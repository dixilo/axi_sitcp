==> flow/design.v <==
`timescale 1ns / 1ps
module adapter_8_32(
    input wire clk,
    input wire rst,
    input  wire [31:0] s_axi_awaddr,  
    input  wire [2:0]  s_axi_awprot,  
    input  wire        s_axi_awvalid, 
    output wire        s_axi_awready, 
    input  wire [31:0] s_axi_wdata,   
    input  wire [3:0]  s_axi_wstrb,   
    input  wire        s_axi_wvalid,  
    output wire        s_axi_wready,  
    output wire [1:0]  s_axi_bresp,   
    output wire        s_axi_bvalid,  
    input  wire        s_axi_bready,  
    input  wire [31:0] s_axi_araddr,  
    input  wire [2:0]  s_axi_arprot,  
    input  wire        s_axi_arvalid, 
    output wire        s_axi_arready, 
    output wire [31:0] s_axi_rdata,   
    output wire        s_axi_rvalid,  
    input  wire        s_axi_rready,  
    output wire [1:0]  s_axi_rresp,   
    output wire [31:0] m_axi_awaddr,  
    output wire [2:0]  m_axi_awprot,  
    output wire        m_axi_awvalid, 
    input  wire        m_axi_awready, 
    output wire [31:0] m_axi_wdata,   
    output wire [3:0]  m_axi_wstrb,   
    output wire        m_axi_wvalid,  
    input  wire        m_axi_wready,  
    input  wire [1:0]  m_axi_bresp,   
    input  wire        m_axi_bvalid,  
    output wire        m_axi_bready,  
    output wire [31:0] m_axi_araddr,  
    output wire [2:0]  m_axi_arprot,  
    output wire        m_axi_arvalid, 
    input  wire        m_axi_arready, 
    input  wire [31:0] m_axi_rdata,   
    input  wire        m_axi_rvalid,  
    output wire        m_axi_rready,  
    input  wire [1:0]  m_axi_rresp,   
    input  wire [3:0]  araddr_res       
);
    adapter_8_32_w w_inst(
        .clk(clk),
        .rst(rst),
        .s_axi_awaddr(s_axi_awaddr),
        .s_axi_awprot(s_axi_awprot),
        .s_axi_awvalid(s_axi_awvalid),
        .s_axi_awready(s_axi_awready),
        .s_axi_wdata(s_axi_wdata),
        .s_axi_wstrb(s_axi_wstrb),
        .s_axi_wvalid(s_axi_wvalid),
        .s_axi_wready(s_axi_wready),
        .s_axi_bresp(s_axi_bresp),
        .s_axi_bvalid(s_axi_bvalid),
        .s_axi_bready(s_axi_bready),
        .m_axi_awaddr(m_axi_awaddr),
        .m_axi_awprot(m_axi_awprot),
        .m_axi_awvalid(m_axi_awvalid),
        .m_axi_awready(m_axi_awready),
        .m_axi_wdata(m_axi_wdata),
        .m_axi_wstrb(m_axi_wstrb),
        .m_axi_wvalid(m_axi_wvalid),
        .m_axi_wready(m_axi_wready),
        .m_axi_bresp(m_axi_bresp),
        .m_axi_bvalid(m_axi_bvalid),
        .m_axi_bready(m_axi_bready)
    );
    adapter_8_32_r r_inst(
        .clk(clk),
        .rst(rst),
        .s_axi_araddr(s_axi_araddr),
        .s_axi_arprot(s_axi_arprot),
        .s_axi_arvalid(s_axi_arvalid),
        .s_axi_arready(s_axi_arready),
        .s_axi_rdata(s_axi_rdata),
        .s_axi_rvalid(s_axi_rvalid),
        .s_axi_rready(s_axi_rready),
        .s_axi_rresp(s_axi_rresp),
        .m_axi_araddr (m_axi_araddr ),
        .m_axi_arprot (m_axi_arprot ),
        .m_axi_arvalid(m_axi_arvalid),
        .m_axi_arready(m_axi_arready),
        .m_axi_rdata  (m_axi_rdata  ),
        .m_axi_rvalid (m_axi_rvalid ),
        .m_axi_rready (m_axi_rready ),
        .m_axi_rresp  (m_axi_rresp  ),
        .araddr_res   (araddr_res   )
    );
endmodule
`timescale 1ns / 1ps
module adapter_8_32_r(
    input wire clk,
    input wire rst,
    input  wire [31:0] s_axi_araddr,  
    input  wire [2:0]  s_axi_arprot,  
    input  wire        s_axi_arvalid, 
    output wire        s_axi_arready, 
    output wire [31:0] s_axi_rdata,   
    output wire        s_axi_rvalid,  
    input  wire        s_axi_rready,  
    output wire [1:0]  s_axi_rresp,   
    output wire [31:0] m_axi_araddr,  
    output wire [2:0]  m_axi_arprot,  
    output wire        m_axi_arvalid, 
    input  wire        m_axi_arready, 
    input  wire [31:0] m_axi_rdata,   
    input  wire        m_axi_rvalid,  
    output wire        m_axi_rready,  
    input  wire [1:0]  m_axi_rresp,   
    input  wire [3:0]  araddr_res     
);
    assign s_axi_rresp = m_axi_rresp;
    wire m_busy;
    reg s_arready_buf;
    reg [31:0] s_araddr_buf;
    assign s_axi_arready = s_arready_buf;
    assign m_axi_araddr = s_araddr_buf;
    wire ar_acc = ~s_arready_buf && s_axi_arvalid && ~m_busy;
    always @(posedge clk) begin
        if (rst) begin
            s_arready_buf <= 1'b0;
            s_araddr_buf <= 32'b0;
        end else begin
            if (ar_acc) begin
                s_arready_buf <= 1'b1;
                s_araddr_buf <= s_axi_araddr;
            end else begin
                s_arready_buf <= 1'b0;
            end
        end
    end
    wire addr_change = ar_acc && (s_araddr_buf != s_axi_araddr);
    reg [3:0] addr_res_buf;
    always @(posedge clk) begin
        if (rst) begin
           addr_res_buf <= 4'b00;
        end else begin
            if (addr_change) begin
                addr_res_buf <= araddr_res;
            end else begin
                if (addr_res_buf == 4'b1111) begin
                    addr_res_buf <= 4'b0000;
                end else begin
                    if (ar_acc) begin
                        addr_res_buf <= addr_res_buf | araddr_res;
                    end
                end
            end
        end
    end
    wire refresh = ar_acc && (addr_res_buf == 4'b0000);
    reg s_rvalid_buf;
    reg [1:0] s_rresp_buf;
    wire r_acc = s_arready_buf && s_axi_arvalid && ~s_rvalid_buf;
    reg wait_read;
    always @(posedge clk) begin
        if (rst) begin
            s_rvalid_buf <= 1'b0;
            s_rresp_buf <= 2'b0;
            wait_read <= 1'b0;
        end else begin
            if (s_rvalid_buf && s_axi_rready) begin
                s_rvalid_buf <= 1'b0;
            end else if (r_acc) begin
                if (~m_busy) begin
                    s_rvalid_buf <= 1'b1;
                    s_rresp_buf <= 2'b0;
                end else begin
                    wait_read <= 1'b1;
                end
            end else if (wait_read) begin
                if (~m_busy) begin
                    s_rvalid_buf <= 1'b1;
                    s_rresp_buf <= 2'b0;
                    wait_read <= 1'b0;
                end
            end
        end
    end
    assign s_axi_rvalid = s_rvalid_buf;
    reg m_arvalid_buf;
    always @(posedge clk) begin
        if (rst) begin
            m_arvalid_buf <= 1'b0;
        end else begin
            if (addr_change | refresh) begin
                m_arvalid_buf <= 1'b1;
            end else if (m_arvalid_buf && m_axi_arready) begin
                m_arvalid_buf <= 1'b0;
            end
        end
    end
    assign m_axi_arvalid = m_arvalid_buf;
    reg [31:0] m_rdata_buf;
    always @(posedge clk) begin
        if (rst) begin
            m_rdata_buf <= 32'b0;
        end else begin
            if (m_axi_rvalid) begin
                m_rdata_buf <= m_axi_rdata;
            end
        end
    end
    assign s_axi_rdata = m_rdata_buf;
    reg m_rready_buf;
    always @(posedge clk) begin
        if (rst) begin
            m_rready_buf <= 1'b0;
        end else begin
            if (m_axi_rvalid && ~m_rready_buf) begin
                m_rready_buf <= 1'b1;
            end else if (m_rready_buf) begin
                m_rready_buf <= 1'b0;
            end else begin
                m_rready_buf <= m_rready_buf;
            end
        end
    end
    assign m_axi_rready = m_rready_buf;
    assign m_axi_arprot = 3'b000;
    reg m_busy_buf;
    always @(posedge clk) begin
        if (rst) begin
            m_busy_buf <= 1'b0;
        end else begin
            if (addr_change | refresh) begin
                m_busy_buf <= 1'b1;
            end else if (m_rready_buf) begin
                m_busy_buf <= 1'b0;
            end
        end
    end
    assign m_busy = m_busy_buf;
endmodule
`timescale 1ns / 1ps
module adapter_8_32_w(
    input wire clk,
    input wire rst,
    input  wire [31:0] s_axi_awaddr,  
    input  wire [2:0]  s_axi_awprot,  
    input  wire        s_axi_awvalid, 
    output wire        s_axi_awready, 
    input  wire [31:0] s_axi_wdata,   
    input  wire [3:0]  s_axi_wstrb,   
    input  wire        s_axi_wvalid,  
    output wire        s_axi_wready,  
    output wire [1:0]  s_axi_bresp,   
    output wire        s_axi_bvalid,  
    input  wire        s_axi_bready,  
    output wire [31:0] m_axi_awaddr,  
    output wire [2:0]  m_axi_awprot,  
    output wire        m_axi_awvalid, 
    input  wire        m_axi_awready, 
    output wire [31:0] m_axi_wdata,   
    output wire [3:0]  m_axi_wstrb,   
    output wire        m_axi_wvalid,  
    input  wire        m_axi_wready,  
    input  wire [1:0]  m_axi_bresp,   
    input  wire        m_axi_bvalid,  
    output wire        m_axi_bready   
);
    wire m_busy;
    reg s_awready_buf;
    reg s_aw_en;  
    reg s_bvalid_buf;
    wire aw_acc = ~s_awready_buf && s_axi_awvalid && s_axi_wvalid && s_aw_en && ~m_busy;
    always @(posedge clk) begin
        if (rst) begin
            s_awready_buf <= 1'b0;
            s_aw_en <= 1'b1;
        end else begin
            if (aw_acc) begin
                s_awready_buf <= 1'b1;
                s_aw_en <= 1'b0;
            end else if (s_axi_bready && s_bvalid_buf) begin
                s_aw_en <= 1'b1;
                s_awready_buf <= 1'b0;
            end else begin
                s_awready_buf <= 1'b0;
            end
        end
    end
    assign s_axi_awready = s_awready_buf;
    reg [31:0] s_awaddr_buf;
    wire s_awaddr_change = s_aw_en ? (s_awaddr_buf != s_axi_awaddr): 0;
    integer byte_index;
    always @(posedge clk) begin
        if (rst) begin
            s_awaddr_buf <= 32'd0;
        end else begin
            if (aw_acc) begin
                s_awaddr_buf <= s_axi_awaddr;
            end
        end
    end
    reg s_wready_buf;
    wire w_acc = ~s_wready_buf && s_axi_awvalid && s_axi_wvalid && s_aw_en && ~m_busy;
    always @(posedge clk) begin
        if (rst) begin
            s_wready_buf <= 1'b0;
        end else begin
            if (w_acc) begin
                s_wready_buf <= 1'b1;
            end else begin
                s_wready_buf <= 1'b0;
            end
        end
    end
    assign s_axi_wready = s_wready_buf;
    reg [31:0] wdata_buf;
    always @(posedge clk) begin
        if (rst) begin
            wdata_buf <= 32'd0;
        end else begin
            if (w_acc) begin
                for (byte_index = 0; byte_index <= 3; byte_index = byte_index + 1)
                    if( s_axi_wstrb[byte_index] == 1 ) begin
                        wdata_buf[(byte_index*8) +: 8] <= s_axi_wdata[(byte_index*8) +: 8];
                    end
            end
        end
    end
    reg [3:0] wstrb_sum;
    wire wstrb_full = (wstrb_sum == 4'b1111);
    always @(posedge clk) begin
        if (rst) begin
            wstrb_sum <= 4'b0000;
        end else begin
            if (w_acc) begin
                if (s_awaddr_change) begin
                    wstrb_sum <= 4'b0000 | s_axi_wstrb;
                end else begin
                    wstrb_sum <= wstrb_sum | s_axi_wstrb;
                end
            end else if (wstrb_full) begin
                wstrb_sum <= 4'b0000;
            end
        end
    end
    assign s_axi_bresp = 2'b0;  
    wire b_acc = s_awready_buf && s_axi_awvalid && ~s_bvalid_buf && s_wready_buf && s_axi_wvalid;
    always @(posedge clk) begin
        if (rst) begin
            s_bvalid_buf <= 1'b0;
        end else begin
            if (b_acc) begin
                s_bvalid_buf <= 1'b1;
            end else begin
               if (s_axi_bready && s_bvalid_buf) begin
                   s_bvalid_buf <= 1'b0;
               end
            end
        end
    end
    assign s_axi_bvalid = s_bvalid_buf;
    assign m_axi_awaddr = s_awaddr_buf;
    assign m_axi_wstrb = 4'b1111;
    reg m_awvalid_buf;
    always @(posedge clk) begin
        if (rst) begin
            m_awvalid_buf <= 1'b0;
        end else begin
            if (m_awvalid_buf) begin
                if (m_axi_wready) begin
                    m_awvalid_buf <= 1'b0;
                end
            end else begin
                if (wstrb_full) begin
                    m_awvalid_buf <= 1'b1;
                end
            end
        end
    end
    assign m_axi_awvalid = m_awvalid_buf;
    assign m_axi_wdata = wdata_buf;
    reg m_wvalid_buf;
    always @(posedge clk) begin
        if (rst) begin
            m_wvalid_buf <= 1'b0;
        end else begin
            if (m_wvalid_buf) begin
                if (m_axi_wready) begin
                    m_wvalid_buf <= 1'b0;
                end
            end else begin
                if (wstrb_full) begin
                    m_wvalid_buf <= 1'b1;
                end
            end
        end
    end
    assign m_axi_wvalid = m_wvalid_buf;
    reg m_bready_buf;
    always @(posedge clk) begin
        if (rst) begin
            m_bready_buf <= 1'b0;
        end else begin
            if (m_axi_bvalid && ~m_bready_buf) begin
                m_bready_buf <= 1'b1;
            end else if (m_bready_buf) begin
                m_bready_buf <= 1'b0;
            end else begin
                m_bready_buf <= m_bready_buf;
            end
        end
    end
    assign m_axi_bready = m_bready_buf;
    assign m_axi_awprot = 3'b000;
    reg m_busy_buf;
    always @(posedge clk) begin
        if (rst) begin
            m_busy_buf <= 1'b0;
        end else begin
            if (wstrb_full) begin
                m_busy_buf <= 1'b1;
            end else begin
                if (m_bready_buf) begin
                    m_busy_buf <= 1'b0;
                end
            end
        end
    end
    assign m_busy = m_busy_buf;
endmodule
; ---- Step by step through the tools: adapter_8_32
; What the tools print for adapter_8_32, step after step.
; Lines are those of the file above, counted from 1.
; Cell names lack the library's common part.
; The mark - stands for no value.
[setup]
top_module = adapter_8_32
clock_port = clk
library = sky130hd
lib_corner = tt_025C_1v80

; ---- After elaboration
; Source: Yosys, flattened and elaborated, memories not mapped. Widths are those after wreduce. Registers that Yosys merges into a memory's read port (data or address) are not register bits. Print and check cells do not count. Equal cells are merged and count once.
[bits]
reg_bits = 150
in_bits = 158
output_inout_bits = 152
word_cells = 112
[op_classes]
eq_ne = 5
n_mux = 33
n_logic = 13
n_reduce_logical = 38
[op_table]
columns = cell, n
row1 = != test 32 bit, 2
row2 = two-way mux 1 bit, 27
row3 = two-way mux 4 bit, 6
row4 = logical AND 1 bit, 23
row5 = nonzero test 2 bit, 7
row6 = NOT 1 bit, 10
row7 = AND reduction 2 bit, 5
row8 = equality test 4 bit with constant B, 2
row9 = bitwise OR 4 bit, 2
row10 = logical NOT 4 bit, 1
row11 = nonzero test 3 bit, 1
row12 = != test 2 x 1 -> 1 bit with constant B, 1
row13 = OR reduction 2 bit, 1
row14 = bitwise OR 1 bit, 1

; ---- Logic depth
; Longest topological path by Yosys (ltp), each cell counted once; first at word level (registers and memories cut), then after technology mapping (sequential cells cut; the memories' decode and read muxes count).
[depth]
ltp_word = 6
abc_area = 0
mapped_depth = 6
ltp_nobuf = 5

; ---- After synthesis
; Source: synth_stat.txt of the flow (Yosys; design flattened, memories mapped). It holds for the ABC_AREA given above (unset counts as 0); a run with the other value may have another netlist.
; Totals and module areas in this step are rounded.
[synth_totals]
cells = 730
mapped_area_mm2 = 0.006187
ffs = 150
[types]
columns = cell, n, area_total_um2
row1 = dfxtp_1, 150, 3002.88
row2 = nand2_1, 197, 739.459
row3 = a21oi_1, 107, 535.514
row4 = mux2i_1, 32, 320.307
row5 = xnor2_1, 32, 280.269
row6 = xor2_1, 32, 280.269
row7 = nor2_1, 46, 172.666
row8 = clkbuf_1, 29, 108.854
row9 = buf_4, 14, 105.101
row10 = nor4_2, 8, 100.096
row11 = nand4_1, 15, 93.84
row12 = and2_1, 6, 37.536
row13 = buf_2, 7, 35.034
row14 = mux2_2, 3, 33.782
row15 = a32o_1, 3, 30.029
row16 = nor3_1, 6, 30.029
row17 = o211ai_1, 4, 30.029
row18 = or3b_1, 3, 26.275
; Not listed: further types 18, cells in them 36.
; By module: a second synthesis without flattening, with its own total; a netlist apart from the flattened one above.
[hier_totals]
hier_cells = 724
hier_area_mm2 = 0.006172
; Rows give one instance, submodules left out.
[by_module]
columns = module, n_inst, n_cells, mod_area_mm2
row1 = adapter_8_32_r, 1, 347, 0.0031
row2 = adapter_8_32_w, 1, 377, 0.003072
row3 = adapter_8_32, 1, 0, 0

; ---- Worst setup path after synthesis
; Path of least setup slack by OpenSTA after synthesis, without wires, with an ideal clock, recovery checks aside; 20% of the period is set as input and as output delay. Where synthesis merged equal registers, the netlist keeps one of their names.
[synth_timing]
kind = input -> register
startpoint = in s_axi_araddr[6]
endpoint = reg r_inst.addr_res_buf[0]
period_ps = 2580
setup_time_ps = 127
launch_ps = 516
arrival_ps = 1689
required_time_ps = 2453
slack_ps = 764
delay_ps = 1300
driving_pins = 5
n_path_buf = 0
synth_period_reached_ps = 1816
; "delay_ps" = arrival - input delay + setup time.
; "driving_pins" counts driving pins, that of a launching flip-flop among them; a cell with two outputs on the path counts twice.
; "synth_period_reached_ps" = period - worst setup slack (recovery checks aside). The figure is calculated, with input and output delays left at 20% of the set period.
; The rows between start and end are the longest chain of elaborated cells between them; the timing report does not say that the signal goes this way. Where chains are equally long, one stands for them.
; A line is the first line of the expression or statement that the cell stems from. Yosys adds cells for indexed reads and writes and turns some case tables into memories.
; A register here has more assigning lines than the two given.
[synth_via]
path_cell_list = xor2_1 nor4_2 nand4_2 o211ai_1 or3b_1
elab_chain_len = 3
cone_cells = 4
[synth_lines]
columns = item, line_no
row1 = from (decl), 16  ; input  wire [31:0] s_axi_araddr,
row2 = != test 32 bit, 135  ; wire addr_change = ar_acc && (s_araddr_buf != s_axi_araddr);
row3 = logical AND 1 bit, 135
row4 = two-way mux 4 bit, 141  ; if (addr_change) begin
row5 = to (assign), 142  ; addr_res_buf <= araddr_res;
row6 = to (assign), 148  ; addr_res_buf <= addr_res_buf | araddr_res;
row7 = to (decl), 136  ; reg [3:0] addr_res_buf;

; adapter_8_32 on sky130hd: 2 stored runs with different settings, listed in no order. Input and output delays are each 20% of the period that was set; the output load is 0.01 pF.

[run 1: settings]
period_ns = 2.58
CORE_UTILIZATION = 62
SETUP_SLACK_MARGIN = 0.28
PLACE_DENSITY = 0.72
GPL_TIMING_DRIVEN = 0
CTS_CLUSTER_SIZE = 81
CAP_MARGIN = 30
SLEW_MARGIN = 25
MAX_ROUTING_LAYER = met5
CORE_MARGIN = 2
[run 1: results]
outcome = no results, placement failed with GPL-0301

[run 2: settings]
period_ns = 2.16
CORE_UTILIZATION = 44
SETUP_SLACK_MARGIN = 0.0
PLACE_DENSITY = 0.9
CORE_ASPECT_RATIO = 1.99
CORE_MARGIN = 2
CELL_PAD_IN_SITES_GLOBAL_PLACEMENT = 3
CELL_PAD_IN_SITES_DETAIL_PLACEMENT = 1
TNS_END_PERCENT = 35
GPL_TIMING_DRIVEN = 1
CTS_CLUSTER_SIZE = 79
CAP_MARGIN = 20
SLEW_MARGIN = 20
[run 2: results]
outcome = no results, placement failed with GPL-0301
