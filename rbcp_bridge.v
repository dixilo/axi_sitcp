==> flow/design.v <==
`timescale 1ns / 1ps
module rbcp_bridge(
    input wire clk,
    input wire rst,
    input  wire        rbcp_act,
    input  wire [31:0] rbcp_addr,
    input  wire [7:0]  rbcp_wd,
    input  wire        rbcp_we,
    input  wire        rbcp_re,
    output wire        rbcp_ack,
    output wire [7:0]  rbcp_rd,
    output wire [31:0] m_axi_awaddr,  
    output wire [2:0]  m_axi_awprot,  
    output wire        m_axi_awvalid, 
    input  wire        m_axi_awready, 
    output wire [31:0] m_axi_wdata,   
    output wire [3:0]  m_axi_wstrb,   
    output wire        m_axi_wvalid,  
    input  wire        m_axi_wready,  
    input  wire [1:0]  m_axi_bresp,   
    input  wire        m_axi_bvalid,  
    output wire        m_axi_bready,  
    output wire [31:0] m_axi_araddr,  
    output wire [2:0]  m_axi_arprot,  
    output wire        m_axi_arvalid, 
    input  wire        m_axi_arready, 
    input  wire [31:0] m_axi_rdata,   
    input  wire        m_axi_rvalid,  
    output wire        m_axi_rready,  
    input  wire [1:0]  m_axi_rresp,   
    output wire [3:0] araddr_res,  
    output wire [1:0] debug_rresp,
    output wire [1:0] debug_bresp
);
    assign debug_rresp = m_axi_rresp;
    assign debug_bresp = m_axi_bresp;
    reg [31:0] addr_buf;
    wire [1:0] addr_res;
    always @(posedge clk) begin
        if (rst) begin
            addr_buf <= 32'd0;
        end else begin
            if (rbcp_we || rbcp_re) begin
                addr_buf <= rbcp_addr;
            end
        end
    end
    assign m_axi_awaddr = {addr_buf[31:2], 2'b00};
    assign m_axi_araddr = {addr_buf[31:2], 2'b00};
    assign addr_res = addr_buf[1:0];
    assign m_axi_wstrb[0] = (addr_res == 2'd0);
    assign m_axi_wstrb[1] = (addr_res == 2'd1);
    assign m_axi_wstrb[2] = (addr_res == 2'd2);
    assign m_axi_wstrb[3] = (addr_res == 2'd3);
    assign araddr_res = m_axi_wstrb;
    reg awvalid_buf;
    always @(posedge clk) begin
        if (rst) begin
            awvalid_buf <= 1'b0;
        end else begin
            if (rbcp_we) begin
                awvalid_buf <= 1'b1;
            end else if (awvalid_buf && m_axi_awready) begin
                awvalid_buf <= 1'b0;
            end
        end
    end
    assign m_axi_awvalid = awvalid_buf;
    reg arvalid_buf;
    always @(posedge clk) begin
        if (rst) begin
            arvalid_buf <= 1'b0;
        end else begin
            if (rbcp_re) begin
                arvalid_buf <= 1'b1;
            end else if (arvalid_buf && m_axi_arready) begin
                arvalid_buf <= 1'b0;
            end
        end
    end
    assign m_axi_arvalid = arvalid_buf;
    reg [7:0] wdata_buf;
    always @(posedge clk) begin
        if (rst) begin
            wdata_buf <= 32'd0;
        end else begin
            wdata_buf <= rbcp_wd;
        end
    end
    assign m_axi_wdata = {4{wdata_buf}};
    reg wvalid_buf;
    always @(posedge clk) begin
        if (rst) begin
            wvalid_buf <= 1'b0;
        end else begin
            if (rbcp_we) begin
                wvalid_buf <= 1'b1;
            end else if (wvalid_buf && m_axi_wready) begin
                wvalid_buf <= 1'b0;
            end
        end
    end
    assign m_axi_wvalid = wvalid_buf;
    reg bready_buf;
    always @(posedge clk) begin
        if (rst) begin
            bready_buf <= 1'b0;
        end else begin
            if (m_axi_bvalid && ~bready_buf) begin
                bready_buf <= 1'b1;
            end else if (bready_buf) begin
                bready_buf <= 1'b0;
            end else begin
                bready_buf <= bready_buf;
            end
        end
    end
    assign m_axi_bready = bready_buf;
    reg [7:0] rdata_buf;
    always @(posedge clk) begin
        if (rst) begin
            rdata_buf <= 8'd0;
        end else begin
            if (m_axi_rvalid) begin
                case (addr_res) 
                2'b00: rdata_buf <= m_axi_rdata[7:0];
                2'b01: rdata_buf <= m_axi_rdata[15:8];
                2'b10: rdata_buf <= m_axi_rdata[23:16];
                2'b11: rdata_buf <= m_axi_rdata[31:24];
                default: rdata_buf <= 0;
                endcase
            end
        end
    end
    assign rbcp_rd = rdata_buf;
    reg rready_buf;
    always @(posedge clk) begin
        if (rst) begin
            rready_buf <= 1'b0;
        end else begin
            if (m_axi_rvalid && ~rready_buf) begin
                rready_buf <= 1'b1;
            end else if (rready_buf) begin
                rready_buf <= 1'b0;
            end else begin
                rready_buf <= rready_buf;
            end
        end
    end
    assign m_axi_rready = rready_buf;
    assign rbcp_ack = m_axi_rready | m_axi_bready;
    assign m_axi_awprot = 3'b000;
    assign m_axi_arprot = 3'b000;
endmodule
# Reports on rbcp_bridge

Tool output for the design above, in the order of the flow.
Line numbers count from 1 in the design file above.
Operators: Yosys type, input widths -> output width; for muxes data width and select width s.
Library cell names are shortened.
A cell with n/a has no value.

Top module: rbcp_bridge
Clock: clk
Standard-cell library: sky130hd
Library corner: tt_025C_1v80

# Word-level counts

Yosys after proc, flatten, opt, wreduce and memory -nomap, before mapping. Memory bits, and registers merged into a memory's read port (data or address), are not among the register bits. Print and check cells are not counted. Equal cells are merged and count once.

Register bits: 53
Input port bits: 86
Output and inout port bits: 128
Elaborated cells: 33

Eq/ne operators: 3
Muxes and demuxes: 9
Bitwise gates (word level): 3
Reductions and logical operators: 10

Operator list:

| kind               | number |
| $pmux 8 s4         | 1 |
| $mux 1             | 8 |
| $reduce_bool 2->1  | 3 |
| $logic_and 1x1->1  | 5 |
| $eq 2x2->1 const B | 2 |
| $not 1->1          | 2 |
| $eq 2x1->1 const B | 1 |
| $logic_not 2->1    | 1 |
| $or 1x1->1         | 1 |
| $logic_or 1x1->1   | 1 |

# Longest topological paths

Longest topological path by Yosys (ltp), each cell counted once; first at word level (registers and memories cut), then after technology mapping (sequential cells cut; the memories' decode and read muxes count).

Depth after elaboration: 3
ABC_AREA: 0
Gate-level depth with buffers: 4
Gate-level depth less buffers: 2

# Netlist

Yosys stat after the flow's synthesis: flattened, memories mapped to cells. It holds for the ABC_AREA given above (unset counts as 0); a run with the other value may have another netlist.

Cells by type:

| cell     | number | area in all (um^2) |
| dfxtp_1  | 53     | 1.06E+03 |
| buf_4    | 105    | 788.256 |
| or3b_1   | 34     | 297.786 |
| a21oi_1  | 35     | 175.168 |
| mux2i_1  | 16     | 160.154 |
| o21ai_0  | 32     | 160.154 |
| buf_6    | 7      | 78.826 |
| nor2b_1  | 10     | 62.56 |
| o221ai_1 | 7      | 61.309 |
| or3b_2   | 7      | 61.309 |
| buf_2    | 6      | 30.029 |
| clkbuf_1 | 7      | 26.275 |
| nand2b_1 | 3      | 18.768 |
| nor3b_1  | 2      | 15.014 |
| o221ai_2 | 1      | 15.014 |
| inv_1    | 2      | 7.507 |
| nand3b_1 | 1      | 7.507 |
| and2_1   | 1      | 6.256 |

Other cell types: 4; their cells: 4.

Mapped cells: 333
Chip area (Yosys): 3050.4 um^2
Area of sequential cells: 1061.0 um^2
Flip-flop cells: 53
Buffers: 126

# Worst setup path after synthesis

Path of least setup slack by OpenSTA after synthesis, without wires, with an ideal clock, recovery checks aside; 20% of the period is set as input and as output delay. Where synthesis merged equal registers, the netlist keeps one of their names.

Path kind: register to output
From: register addr_buf[1]
To: output m_axi_wstrb[2]
Period: 2.27 ns
Output delay: 0.454 ns
Time at the first pin: 0.000 ns
Arrival: 0.965 ns
Required time: 1.816 ns
Slack: 0.851 ns
Path delay: 0.965 ns
Stages on the path: 4
Buffers on the path: 2
Synthesis period reached: 1.419 ns

"path delay" = arrival - input delay + setup time.
At an output port there is no setup time.
"stages on the path" counts driving pins, that of a launching flip-flop among them; a cell with two outputs on the path counts twice.
"synthesis period reached" = period - worst setup slack (recovery checks aside). The figure is calculated, with input and output delays left at 20% of the set period.
The rows between start and end are the longest chain of elaborated cells between them; the timing report does not say that the signal goes this way. Where chains are equally long, one stands for them.
A line is the first line of the expression or statement that the cell stems from. Yosys adds cells for indexed reads and writes and turns some case tables into memories.

Cell sequence: dfxtp_1 buf_2 nor2b_1 buf_4
Length of the longest elaborated chain: 1
Elaborated cells on any way between the ends: 1
Classes of those cells: eq/ne (1)

RTL lines, path after synthesis:

| element            | RTL line | source |
| start: declaration | 37       | `reg [31:0] addr_buf;` |
| start: assignment  | 41       | `addr_buf <= 32'd0;` |
| start: assignment  | 44       | `addr_buf <= rbcp_addr;` |
| $eq 2x2->1         | 53       | `assign m_axi_wstrb[2] = (addr_res == 2'd2);` |
| end: declaration   | 17       | `output wire [3:0]  m_axi_wstrb,` |

Nets of the timed path that keep an RTL name, with a line that drives or declares them; the list need not be complete.

Named nets, after synthesis:

| signal        | RTL line |
| araddr_res[2] | 53 |

# Worst path after layout

From the final timing report of entry A: the path of least setup slack in the routed layout; clock arrival at registers is part of the times.

Path kind: register to output
From: register addr_buf[0]
To: output araddr_res[2]
Period: 1.06 ns
Output delay: 0.21 ns
Time at the first pin: 0.28 ns
Arrival: 1.00 ns
Required time: 0.85 ns
Slack: -0.15 ns
Stages on the path: 4
Buffers on the path: 2

The rows between start and end are the longest chain of elaborated cells between them; the timing report does not say that the signal goes this way. Where chains are equally long, one stands for them.

Cell sequence: dfxtp_4 buf_6 nor2b_4 buf_6
Length of the longest elaborated chain: 1
Elaborated cells on any way between the ends: 1
Classes of those cells: eq/ne (1)

RTL lines, path post-layout:

| element            | RTL line | source |
| start: declaration | 37       | `reg [31:0] addr_buf;` |
| start: assignment  | 41       | `addr_buf <= 32'd0;` |
| start: assignment  | 44       | `addr_buf <= rbcp_addr;` |
| $eq 2x2->1         | 53       | `assign m_axi_wstrb[2] = (addr_res == 2'd2);` |
| end: declaration   | 31       | `output wire [3:0] araddr_res,` |

Memo
Re: implementation data of rbcp_bridge

Measured data: module rbcp_bridge, platform sky130hd, 2 stored runs of the flow under differing settings, order arbitrary. Input and output delays are each 20% of the period that was set; the output load is 0.01 pF.
"period achieved" means the clock period less the worst setup slack. The figure is calculated, with input and output delays left at 20% of the set period.
"worst setup path time" is the time allowed to the run's worst setup path (the clock period less input and output delay, where it has them) less its slack. Clock arrival times count: a late capture clock shortens it, a late launch clock lengthens it.
"power consumption" is the tool's figure for a default switching activity; nothing was simulated.
A setting shown as n/a is not set for that run.

| item                                | entry A            | entry B              |
| period_ns                           | 1.06               | 1.05                 |
| CORE_UTILIZATION                    | 30                 | 25                   |
| PLACE_DENSITY_LB_ADDON              | 0.01               | 0.18                 |
| CORE_ASPECT_RATIO                   | 0.75               | 1.28                 |
| CELL_PAD_IN_SITES_GLOBAL_PLACEMENT  | 3                  | n/a                  |
| TNS_END_PERCENT                     | 45                 | n/a                  |
| CTS_CLUSTER_DIAMETER                | 20                 | n/a                  |
| SLEW_MARGIN                         | 40                 | 20                   |
| MIN_ROUTING_LAYER                   | met2               | met2                 |
| CAP_MARGIN                          | 20                 | 20                   |
| CORE_MARGIN                         | 2                  | 2                    |
| SETUP_SLACK_MARGIN                  | n/a                | 0.09                 |
| HOLD_SLACK_MARGIN                   | n/a                | -0.02                |
| CELL_PAD_IN_SITES_DETAIL_PLACEMENT  | n/a                | 2                    |
| CTS_CLUSTER_SIZE                    | n/a                | 71                   |
| MAX_ROUTING_LAYER                   | n/a                | met5                 |
| synthesis area (um^2)               | 3050.4             | 3050.4               |
| die size (um^2)                     | 10998.7            | 13107.9              |
| std-cell area (final layout) (um^2) | 4225.3             | 5192.5               |
| period achieved (ns)                | 1.208              | 1.207                |
| setup TNS (ns)                      | -1.908             | -3.130               |
| post-route utilization (%)          | 43.2               | 43.7                 |
| worst setup path time (ns)          | 1.00               | 1.21                 |
| kind of the worst setup path        | register to output | register to register |
| final worst hold slack (ns)         | 0.370              | 0.264                |
| worst setup slack after layout (ns) | -0.148             | -0.157               |
| power consumption (mW)              | 5.036              | 5.593                |
